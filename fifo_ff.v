==> flow/design.v <==
`timescale 1ns / 1ps
module fifo_ff( 
                input wire clk,
               input wire reset_n,
               input wire wr_en,
               input wire [DATA_WIDTH-1:0] s_axis_data,
               input wire s_axis_valid,
               output wire s_axis_ready,
               input wire s_axis_last,
               input wire rd_en,
               output wire full,
               output wire [DATA_WIDTH-1:0] m_axis_data,
               output wire m_axis_valid,
               input wire m_axis_ready,
               output wire m_axis_last,
               output empty             
            );
          parameter DEPTH = 2048;
          parameter DATA_WIDTH = 32;
          reg [DATA_WIDTH-1:0] fifo_mem [0:DEPTH-1];
          reg [11:0] wr_ptr;
          reg [11:0] rd_ptr;
          reg [11:0] count;
          reg data_last;
         reg ready_out;
         reg [DATA_WIDTH-1:0] reg_data;
         reg reg_valid;
          assign full = (count == DEPTH)?1:0;
          assign empty = (count == 0);
          always@(posedge clk) begin
               if(reset_n) begin                          
                  wr_ptr <= 0;
                  reg_data <= 32'h00;
                  reg_valid <= 0;
                  data_last <= 0;
                end else begin
                  if(wr_en && s_axis_valid && s_axis_ready && !full) begin
                 fifo_mem[wr_ptr] <= s_axis_data;
                  wr_ptr <= wr_ptr + 1;
                  data_last <= s_axis_last;
                  reg_valid <= s_axis_valid;
                  end
                  else begin
                  fifo_mem[wr_ptr] <= 0;
                  reg_valid <= 0;
                  data_last <= 0;
                  end
                end
          end
           always@(posedge clk) begin
               if(reset_n) begin
                  rd_ptr <= 0;
                  reg_valid <= 1'b0;
                  reg_data <=  0;
                  data_last <= 1'b0;  
                end else begin
                  if(rd_en && ~empty) begin
                  reg_data <= fifo_mem[rd_ptr];                  
                  rd_ptr <= rd_ptr + 1;
                  end
                end
          end
          always @(posedge clk) begin
           if(reset_n) begin
           reg_valid <= 0;
           end
           else begin
           if(rd_en && ~empty)           
            reg_valid <= 1;
            else
            reg_valid <= 0;
           end
           end
          always @(posedge clk) begin
            if(reset_n) begin
              ready_out <= 32'h00;
              end
              else
              ready_out <= m_axis_ready;
              end
          always@(posedge clk) begin
              if(reset_n) begin
              count <= 0;
              end else begin            
              if(wr_en && s_axis_valid && s_axis_ready && !full)begin
                count <= count + 1;
                end else if(m_axis_ready && rd_en && !empty) begin
                count <= count - 1;
                end
           end
         end             
       assign s_axis_ready = ready_out;
       assign m_axis_data =  (m_axis_ready)?reg_data:0;
       assign m_axis_valid = reg_valid;
       assign m_axis_last = data_last;
endmodule
## Tool chain data of fifo_ff

The steps from the RTL of fifo_ff to its reports follow in flow order.
Line numbers count from 1 in the design file above.
Operators: Yosys type, input widths -> output width; for muxes data width and select width s.
A cell with n/a has no value.

- Top module: fifo_ff
- Clock: clk
- Standard-cell library: sky130hd
- Library corner: tt_025C_1v80

## After elaboration

Counts by Yosys on the flattened word-level netlist (proc, flatten, opt, wreduce; memories kept). Register bits leave out memories and registers merged into their read ports (data or address). Print and check cells are left out. Cells with the same type and inputs are merged into one.

- $add $sub $neg: 2
- Multiply operators: 0
- Divide/modulo/power cells: 0
- $lt $le $gt $ge: 0
- Eq/ne operators: 1
- Shift-type cells: 0
- Muxes and demuxes: 3
- Bitwise gates (word level): 0
- Reductions and logical operators: 9

Operators by type and width:

| kind | number |
|---|---|
| $mux 12 | 2 |
| $add 12x1->12 const B | 1 |
| $sub 12x1->12 const B | 1 |
| $eq 12x12->1 const B | 1 |
| $logic_not 12->1 | 1 |
| $logic_and 1x1->1 | 5 |
| $logic_not 1->1 | 2 |
| $reduce_bool 2->1 | 1 |
| $mux 1 | 1 |

- Flip-flop bits (word level): 13
- Latch bits: 0
- Bits in writable memories: 0
- ROM bits: 0
- Word width x clocked read ports: 0
- Memories: 0
- Bits of input ports: 39
- Output and inout port bits: 37
- Elaborated cells: 17

## Longest topological paths

Longest topological path by Yosys (ltp), each cell counted once; first at word level (registers and memories cut), then after technology mapping (sequential cells cut; the memories' decode and read muxes count).

- Depth in word-level cells: 5
- ABC_AREA: 0
- Gate-level depth with buffers: 10
- Depth with buffers taken out: 10

## Mapped cells and area

The flow's flattened synthesis, as Yosys stat reports it; memories are mapped. The netlist is that of the ABC_AREA named above (0 if unset); the other value can give another one.
The area totals of this step are shown rounded.

Cells by type:

| cell type | number |
|---|---|
| sky130_fd_sc_hd__dfxtp_1 | 13 |
| sky130_fd_sc_hd__buf_4 | 34 |
| sky130_fd_sc_hd__ha_1 | 10 |
| sky130_fd_sc_hd__nor2_1 | 18 |
| sky130_fd_sc_hd__a21oi_1 | 12 |
| sky130_fd_sc_hd__xnor2_1 | 5 |
| sky130_fd_sc_hd__mux2i_1 | 4 |
| sky130_fd_sc_hd__nor3_1 | 6 |
| sky130_fd_sc_hd__o21ai_0 | 6 |
| sky130_fd_sc_hd__a21o_1 | 3 |
| sky130_fd_sc_hd__nand2_1 | 6 |
| sky130_fd_sc_hd__nor4_4 | 1 |
| sky130_fd_sc_hd__fa_1 | 1 |
| sky130_fd_sc_hd__nand3_1 | 4 |
| sky130_fd_sc_hd__and3_1 | 3 |
| sky130_fd_sc_hd__nor2b_1 | 3 |
| sky130_fd_sc_hd__a21oi_2 | 2 |
| sky130_fd_sc_hd__o21ai_4 | 1 |

Other cell types: 24; their cells: 29.

- Cell count: 161
- Mapped area: 1300 um2
- Sequential part of the area: 260 um2
- Flip-flop cells: 13

## Path before layout

Path of least setup slack by OpenSTA after synthesis, without wires, with an ideal clock, recovery checks aside; 20% of the period is set as input and as output delay. Where synthesis merged equal registers, the netlist keeps one of their names.

- Kind: reg2reg
- Start: reg count[8]
- End: reg count[11]
- Period: 3010 ps
- Launch time at the first pin: 0 ps
- Data arrival time: 3119 ps
- Required time: 2931 ps
- Path slack: -188 ps
- Delay of the path: 3198 ps
- Stages: 11
- Buffers on the path: 0
- Synthesis period reached: 3198 ps

"delay of the path" = arrival - input delay + setup time.
"stages" counts driving pins, that of a launching flip-flop among them; a cell with two outputs on the path counts twice.
"synthesis period reached" = period - worst setup slack (recovery checks aside). The figure is calculated, with input and output delays left at 20% of the set period.
The rows between start and end are the longest chain of elaborated cells between them; the timing report does not say that the signal goes this way. Where chains are equally long, one stands for them.
Each line given opens the expression or statement behind the cell; cells for indexed reads and writes are added by Yosys, which also makes memories of some case tables.
At most two assigning lines are given for a register; there are more.

- Path through: sky130_fd_sc_hd__dfxtp_1 sky130_fd_sc_hd__nor4_2 sky130_fd_sc_hd__nand3_2 sky130_fd_sc_hd__o21ai_0 sky130_fd_sc_hd__ha_1 sky130_fd_sc_hd__a21o_1 sky130_fd_sc_hd__a21oi_2 sky130_fd_sc_hd__a21o_1 sky130_fd_sc_hd__a21oi_2 sky130_fd_sc_hd__mux2_1 sky130_fd_sc_hd__a211oi_2
- Length of the longest elaborated chain: 5
- Elaborated cells on any way between the ends: 12
- Classes of those cells: add/sub (2); eq/ne (1); mux (3); reduce/logical (6)

RTL lines, path post-synthesis:

| what | line | source |
|---|---|---|
| start: declaration | 23 | `reg [11:0] count;` |
| start: assignment | 86 | `count <= count + 1;` |
| start: assignment | 88 | `count <= count - 1;` |
| $logic_not 12->1 | 29 | `assign empty = (count == 0);` |
| $logic_not 1->1 | 87 | `end else if(m_axis_ready && rd_en && !empty) begin` |
| $logic_and 1x1->1 | 87 |  |
| $mux 12 | 87 |  |
| $mux 12 | 85 | `if(wr_en && s_axis_valid && s_axis_ready && !full)begin` |
| end: assignment | 86 |  |
| end: assignment | 88 |  |
| end: declaration | 23 |  |

## Worst path after layout

From the final timing report of entry A: the path of least setup slack in the routed layout; clock arrival at registers is part of the times.
The report prints the path's times to 10 ps; the period is as set.

- Kind: reg2reg
- Start: reg count[5]
- End: reg count[11]
- Period: 2570 ps
- Launch time at the first pin: 230 ps
- Data arrival time: 2830 ps
- Required time: 2730 ps
- Path slack: -100 ps
- Stages: 12
- Buffers on the path: 2

The rows between start and end are the longest chain of elaborated cells between them; the timing report does not say that the signal goes this way. Where chains are equally long, one stands for them.
At most two assigning lines are given for a register; there are more.

- Path through: sky130_fd_sc_hd__dfxtp_2 sky130_fd_sc_hd__nor4_4 sky130_fd_sc_hd__nand3_2 sky130_fd_sc_hd__buf_6 sky130_fd_sc_hd__o21ai_4 sky130_fd_sc_hd__buf_6 sky130_fd_sc_hd__ha_4 sky130_fd_sc_hd__nand4b_1 sky130_fd_sc_hd__a21o_1 sky130_fd_sc_hd__a21oi_4 sky130_fd_sc_hd__mux2_4 sky130_fd_sc_hd__a211oi_2
- Length of the longest elaborated chain: 5
- Elaborated cells on any way between the ends: 12
- Classes of those cells: add/sub (2); eq/ne (1); mux (3); reduce/logical (6)

RTL lines, path post-layout:

| what | line | source |
|---|---|---|
| start: declaration | 23 | `reg [11:0] count;` |
| start: assignment | 86 | `count <= count + 1;` |
| start: assignment | 88 | `count <= count - 1;` |
| $logic_not 12->1 | 29 | `assign empty = (count == 0);` |
| $logic_not 1->1 | 87 | `end else if(m_axis_ready && rd_en && !empty) begin` |
| $logic_and 1x1->1 | 87 |  |
| $mux 12 | 87 |  |
| $mux 12 | 85 | `if(wr_en && s_axis_valid && s_axis_ready && !full)begin` |
| end: assignment | 86 |  |
| end: assignment | 88 |  |
| end: declaration | 23 |  |

Subject: fifo_ff on sky130hd, stored results

Hello all,

Flow measurements of fifo_ff on sky130hd: 2 stored runs with different settings, listed in no order. Input and output delays are each 20% of the period that was set; the output load is 0.01 pF.
"achieved period" means the clock period less the worst setup slack. The figure is calculated, with input and output delays left at 20% of the set period.
"time of the worst setup path": the worst setup path's part of the clock period (all of it between registers, 20% less for each end at a port) less its slack. A launch clock that arrives late makes it longer, a capture clock that arrives late makes it shorter.
"total power of the final layout" is the tool's figure for a default switching activity; nothing was simulated.
"time of the worst setup path" is given in steps of 10 ps.
Results are given in rounded form.

### Entry A

Settings: `period_ns=2.57`, `CORE_UTILIZATION=21`, `SETUP_SLACK_MARGIN=0.3`, `PLACE_DENSITY=0.9`, `CELL_PAD_IN_SITES_GLOBAL_PLACEMENT=2`, `CELL_PAD_IN_SITES_DETAIL_PLACEMENT=0`, `ABC_AREA=0`, `CTS_CLUSTER_DIAMETER=59`, `MAX_ROUTING_LAYER=met4`, `CAP_MARGIN=20`, `CORE_MARGIN=2`, `SLEW_MARGIN=20`

- Worst slack on setup checks: -100 ps
- Achieved period: 2673 ps
- Total negative slack: -220 ps
- Standard-cell area after routing: 2100 um2
- Worst hold slack in the final report: 580 ps
- Utilization in the final report: 0.36
- Die footprint: 7000 um2
- Netlist area reported by Yosys: 1300 um2
- Time of the worst setup path: 2670 ps
- Class of the worst setup path: reg2reg
- Total power of the final layout: 2.9 mW

### Entry B

Settings: `period_ns=2.24`, `CORE_UTILIZATION=27`, `PLACE_DENSITY_LB_ADDON=0.23`, `CELL_PAD_IN_SITES_GLOBAL_PLACEMENT=3`, `CELL_PAD_IN_SITES_DETAIL_PLACEMENT=2`, `TNS_END_PERCENT=55`, `ABC_AREA=1`, `CTS_CLUSTER_DIAMETER=159`, `CAP_MARGIN=25`, `CORE_MARGIN=2`, `SLEW_MARGIN=20`

- Worst slack on setup checks: 9 ps
- Achieved period: 2231 ps
- Total negative slack: 0 ps
- Standard-cell area after routing: 2100 um2
- Worst hold slack in the final report: 580 ps
- Utilization in the final report: 0.44
- Die footprint: 5600 um2
- Netlist area reported by Yosys: 1400 um2
- Time of the worst setup path: 1780 ps
- Class of the worst setup path: reg2out
- Total power of the final layout: 1.6 mW

Thanks
